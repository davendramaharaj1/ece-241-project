==> flow/design.v <==
module controller(clock, update, keyboardCommand, Down, Right,plot_en, ldX, ldY, ldClr, reset, control_colour_signal,control_colour,reset_to_datapath,
						from_control, from_control_x, from_control_y);
	input	clock;
	input	update, reset;
	input [7:0] keyboardCommand;
	output Down, Right;
	output reg plot_en, ldX, ldY, ldClr, control_colour_signal,reset_to_datapath, from_control;
	output reg [2:0] control_colour;
	output reg [7:0] from_control_x;
	output reg [6:0] from_control_y;
	reg down, right, stay;
	reg [3:0] current_state, next_state;
	reg [7:0] x_clr_count;
	reg [6:0] y_clr_count;
	localparam S_INIT_POS			=	4'd0,
				  S_UPDATE				=	4'd1,
				  S_CLEAR				=	4'd2,
				  S_UPDATE_DIR			=	4'd3,
				  S_PLOT					=	4'd4,
				  S_BLACK_CLEAR   	=  4'd5,
				  S_BLACK_CLEAR_INCR	=  4'd6,
				  S_BLACK_CLEAR_END	=	4'd7;
	 always@(posedge clock)
	 begin : state_table
		case (current_state)
			 S_INIT_POS				:		next_state = S_UPDATE;
			 S_UPDATE				:		next_state = update ? S_CLEAR : S_UPDATE;
			 S_CLEAR					:		next_state = S_UPDATE_DIR;
			 S_UPDATE_DIR			:		next_state = S_PLOT;
			 S_PLOT					:		next_state = S_UPDATE;
			 S_BLACK_CLEAR			:		next_state = S_BLACK_CLEAR_INCR;
			 S_BLACK_CLEAR_INCR	: 		next_state = S_BLACK_CLEAR_END;
			 S_BLACK_CLEAR_END	: 		next_state = x_clr_count >= 8'd160 ? S_INIT_POS : S_BLACK_CLEAR_INCR;
			 default					:		next_state = S_INIT_POS;
		endcase
	 end  
	 always @(posedge clock)
	 begin: enable_signals
		  ldX  = 1'b0;
		  ldY = 1'b0;
		  ldClr = 1'b0;
		  plot_en = 1'b0;
		  reset_to_datapath = 1'b0;
		  control_colour_signal = 1'b0;
		  right = 1'b0;
		  down = 1'b0;
		  stay = 1'b0;
		  control_colour = 3'b000;
		  from_control = 0;
		  from_control_x = 8'b0;
		  from_control_y = 7'b0;
		  case (current_state)
				S_INIT_POS: begin
					 plot_en <= 1'b1;
					 reset_to_datapath <= 1'b1;
					 control_colour_signal <= 1'b0;
				end
				S_CLEAR: begin
					 plot_en <= 1'b1;
					 control_colour_signal <= 1'b1;
					 control_colour <= 3'b000;
				end
				S_UPDATE_DIR: begin
					 if(keyboardCommand == 8'h72)	 
						begin
							ldY <= 1'b1;
							ldClr <= 1'b1;
							control_colour_signal <= 1'b0;
							down <= 1'b1;
						end
					 else if(keyboardCommand == 8'h75)  
					 begin
							ldY <= 1'b1;
							ldClr <= 1'b1;
							control_colour_signal <= 1'b0;
							down <= 1'b0;
						end
					 else if(keyboardCommand == 8'h74)	 
					 begin
							ldX <= 1'b1;
							ldClr <= 1'b1;
							control_colour_signal <= 1'b0;
							right <= 1'b1;
						end
					 else if(keyboardCommand == 8'h6B)	 
					 begin
							ldX <= 1'b1;
							ldClr <= 1'b1;
							control_colour_signal <= 1'b0;
							right <= 1'b0;
					 end
				end
				S_PLOT: begin 
					plot_en <= 1'b1;
				end
				S_BLACK_CLEAR: begin
					x_clr_count <= 8'd0;
					y_clr_count <= 7'd0;
				end
				S_BLACK_CLEAR_INCR: begin
					plot_en <= 1;
					from_control <= 1;
					control_colour_signal <= 1'b1;
					from_control_x <= x_clr_count;
					from_control_y <= y_clr_count;
					control_colour <= 3'b000;
					y_clr_count = y_clr_count + 1;
					if (y_clr_count >= 7'd120) begin
						y_clr_count <= 0;
						x_clr_count <= x_clr_count + 1;
					end
				end
		  endcase
	 end  
	always@(posedge clock)
	begin: state_FFs
	  if(~reset)
		  begin
				current_state <= S_BLACK_CLEAR;
		  end
	  else
			current_state <= next_state;
	end  
	assign Down = down;
	assign Right = right;
endmodule
======== Reports on controller ========
Tool output for the design above, in the order of the flow.
Lines are those of the file above, counted from 1.
Operators carry their Yosys type and port widths (W data, S select, Z words).
Cell names lack the library's common part.
The mark -- stands for no value.
set-up
  top ..................................... controller
  clock ................................... clock
  cell library ............................ sky130hd
  corner .................................. tt_025C_1v80

======== After elaboration ========
Counts by Yosys on the flattened word-level netlist (proc, flatten, opt, wreduce; memories kept). Register bits leave out memories and registers merged into their read ports (data or address). Print and check cells are left out. Cells with the same type and inputs are merged into one.
operators by class
  $add $sub $neg .......................... 2
  bitwise logic cells ..................... 1
  order comparisons ....................... 2
  equality and inequality tests ........... 12
  mux-type cells .......................... 19
  reductions and logical operators ........ 7
operator list
  operator               number
  $eq A8 B7 Y1 const B   4
  $pmux W3 S7            1
  $pmux W8 S2            1
  $pmux W7 S2            1
  $eq A3 B3 Y1 const B   4
  $mux W1                12
  $add A8 B1 Y8 const B  1
  $ge A8 B8 Y1 const B   1
  $mux W8                1
  $add A7 B1 Y7 const B  1
  $ge A7 B7 Y1 const B   1
  $mux W7                1
  $eq A3 B2 Y1 const B   2
  $reduce_or A2 Y1       2
  $logic_not A4 Y1       1
  $reduce_or A4 Y1       1
  $eq A3 B1 Y1 const B   1
  $reduce_or A3 Y1       1
  $mux W3                1
  $ne A2 B2 Y1 const B   1
  $reduce_and A2 Y1      1
  $reduce_bool A2 Y1     1
  $mux W2                1
  $not A1 Y1             1
storage and ports
  register bits after elaboration ......... 45
  input bits .............................. 11

======== Depth ========
Longest topological path by Yosys (ltp), each cell counted once; first at word level (registers and memories cut), then after technology mapping (sequential cells cut; the memories' decode and read muxes count).
depth
  word-level depth ........................ 5
  ABC_AREA ................................ 0
  mapped depth ............................ 6
  depth with buffers taken out ............ 5

======== Netlist ========
Yosys stat after the flow's synthesis: flattened, memories mapped to cells. It holds for the ABC_AREA given above (unset counts as 0); a run with the other value may have another netlist.
cell types
  cell      number  area in all (µm²)
  dfxtp_1   30      600.576
  edfxtp_1  15      450.432
  nor2_1    23      86.333
  and3_1    12      75.072
  xnor2_1   6       52.55
  xor2_1    5       43.792
  ha_1      3       37.536
  nor3_1    7       35.034
  a21oi_1   6       30.029
  inv_1     7       26.275
  buf_4     3       22.522
  o32a_4    1       22.522
  a211oi_4  1       20.019
  nand3_1   4       20.019
  and2_1    3       18.768
  nand2_1   5       18.768
  nand2b_1  3       18.768
  nor2b_1   3       18.768
Other cell types: 20; their cells: 27.
mapped netlist
  cells in the netlist .................... 164
  flip-flops .............................. 45
  buffer cells ............................ 9
  cell area after synthesis ............... 1790.5 µm²

======== Path before layout ========
Path of least setup slack by OpenSTA after synthesis, without wires, with an ideal clock, recovery checks aside; 20% of the period is set as input and as output delay. Where synthesis merged equal registers, the netlist keeps one of their names.
timing path post-synthesis
  path kind ............................... register -> register
  from .................................... reg y_clr_count[0]
  to ...................................... reg x_clr_count[0]
  arrival ................................. 1.457 ns
  delay of the path ....................... 1.791 ns
  path slack .............................. 0.269 ns
  setup time .............................. 0.334 ns
  launch time at the first pin ............ 0.000 ns
  driving pins on the path ................ 6
  period .................................. 2.06 ns
  period reached after synthesis .......... 1.791 ns
"delay of the path" is the arrival time less input delay plus setup time.
"driving pins on the path": output pins that drive a net of the path, with the launching flip-flop's if there is one; two outputs of one cell count as two.
"period reached after synthesis" is the clock period less the worst setup slack; recovery checks do not enter. This is arithmetic on one report: input and output delays are still those of the set period (20% each).
The rows between start and end are the longest chain of elaborated cells between them; the timing report does not say that the signal goes this way. Where chains are equally long, one stands for them.
A line is the first line of the expression or statement that the cell stems from. Yosys adds cells for indexed reads and writes and turns some case tables into memories.
At most two assigning lines are given for a register; there are more.
The path ends at the enable pin of a flip-flop; only ways to that pin are counted.
on the way, post-synthesis
  path through ............................ edfxtp_1 ha_1 nand3_2 o32a_4 nand2_1 a32o_1
  cells in the longest elaborated chain ... 4
  elaborated cells between the ends (all ways) .. 4
  RTL lines with such cells ............... 2
RTL lines, path post-synthesis
  what               line  source
  from (decl)        14    reg [6:0] y_clr_count;
  from (assign)      98    y_clr_count <= 7'd0;
  from (assign)      107   y_clr_count = y_clr_count + 1;
  $add A7 B1 Y7      107
  $ge A7 B7 Y1       108   if (y_clr_count >= 7'd120) begin
  $ne A2 B2 Y1       --
  $reduce_and A2 Y1  --
  to (assign)        97    x_clr_count <= 8'd0;
  to (assign)        110   x_clr_count <= x_clr_count + 1;
  to (decl)          13    reg [7:0] x_clr_count;

======== Worst path after layout ========
From the final timing report of run 1: the path of least setup slack in the routed layout; clock arrival at registers is part of the times.
timing path post-layout
  path kind ............................... register -> register
  from .................................... reg y_clr_count[0]
  to ...................................... reg x_clr_count[1]
  launch time at the first pin ............ 0.29 ns
  path slack .............................. 0.60 ns
  driving pins on the path ................ 6
  setup time .............................. 0.34 ns
  arrival ................................. 1.95 ns
  period .................................. 2.6 ns
The rows between start and end are the longest chain of elaborated cells between them; the timing report does not say that the signal goes this way. Where chains are equally long, one stands for them.
At most two assigning lines are given for a register; there are more.
The path ends at the enable pin of a flip-flop; only ways to that pin are counted.
on the way, post-layout
  path through ............................ edfxtp_1 ha_1 nand3_2 o32a_4 nand2_1 a32o_1
  cells in the longest elaborated chain ... 4
  elaborated cells between the ends (all ways) .. 4
  RTL lines with such cells ............... 2
RTL lines, path post-layout
  what               line  source
  from (decl)        14    reg [6:0] y_clr_count;
  from (assign)      98    y_clr_count <= 7'd0;
  from (assign)      107   y_clr_count = y_clr_count + 1;
  $add A7 B1 Y7      107
  $ge A7 B7 Y1       108   if (y_clr_count >= 7'd120) begin
  $ne A2 B2 Y1       --
  $reduce_and A2 Y1  --
  to (assign)        97    x_clr_count <= 8'd0;
  to (assign)        110   x_clr_count <= x_clr_count + 1;
  to (decl)          13    reg [7:0] x_clr_count;

## Implementation results

Design controller on sky130hd. What follows are 2 stored runs of the flow, each under its own settings; their order means nothing. The constraints put input and output delay at 20% of the set period each and load the outputs with 0.01 pF.
"reached clock period": clock period set for the run, less the worst setup slack. It is reckoned from that one timing run; input and output delays stay at 20% of the period that was set.
"critical setup path time" is the time allowed to the run's worst setup path (the clock period less input and output delay, where it has them) less its slack. Clock arrival times count: a late capture clock shortens it, a late launch clock lengthens it.

---- run 1 ----
settings
  period_ns = 2.6
  CORE_UTILIZATION = 18
  SETUP_SLACK_MARGIN = 0.09
  PLACE_DENSITY_LB_ADDON = 0.11
  CORE_ASPECT_RATIO = 1.93
  CORE_MARGIN = 9
  CAP_MARGIN = 30
  MIN_ROUTING_LAYER = met1
  MAX_ROUTING_LAYER = met5
  SLEW_MARGIN = 20
results
  standard-cell area after layout ......... 2438.6 µm²
  full die area ........................... 14057.1 µm²
  reached clock period .................... 2.004 ns
  cell area after synthesis ............... 1790.5 µm²
  setup slack of the critical path ........ 0.596 ns
  critical setup path time ................ 2.00 ns
  kind of the worst setup path ............ register -> register
  total negative slack .................... 0.000 ns

---- run 2 ----
settings
  period_ns = 3.13
  CORE_UTILIZATION = 58
  SETUP_SLACK_MARGIN = -0.29
  PLACE_DENSITY_LB_ADDON = 0.0
  ABC_AREA = 1
  SLEW_MARGIN = 30
  MIN_ROUTING_LAYER = met2
  CAP_MARGIN = 20
  CORE_MARGIN = 2
results
  critical setup path time ................ 1.92 ns
  kind of the worst setup path ............ register -> register
  total negative slack .................... 0.000 ns
  reached clock period .................... 1.924 ns
  full die area ........................... 3570.7 µm²
  setup slack of the critical path ........ 1.206 ns
  cell area after synthesis ............... 1803.0 µm²
  standard-cell area after layout ......... 2244.7 µm²
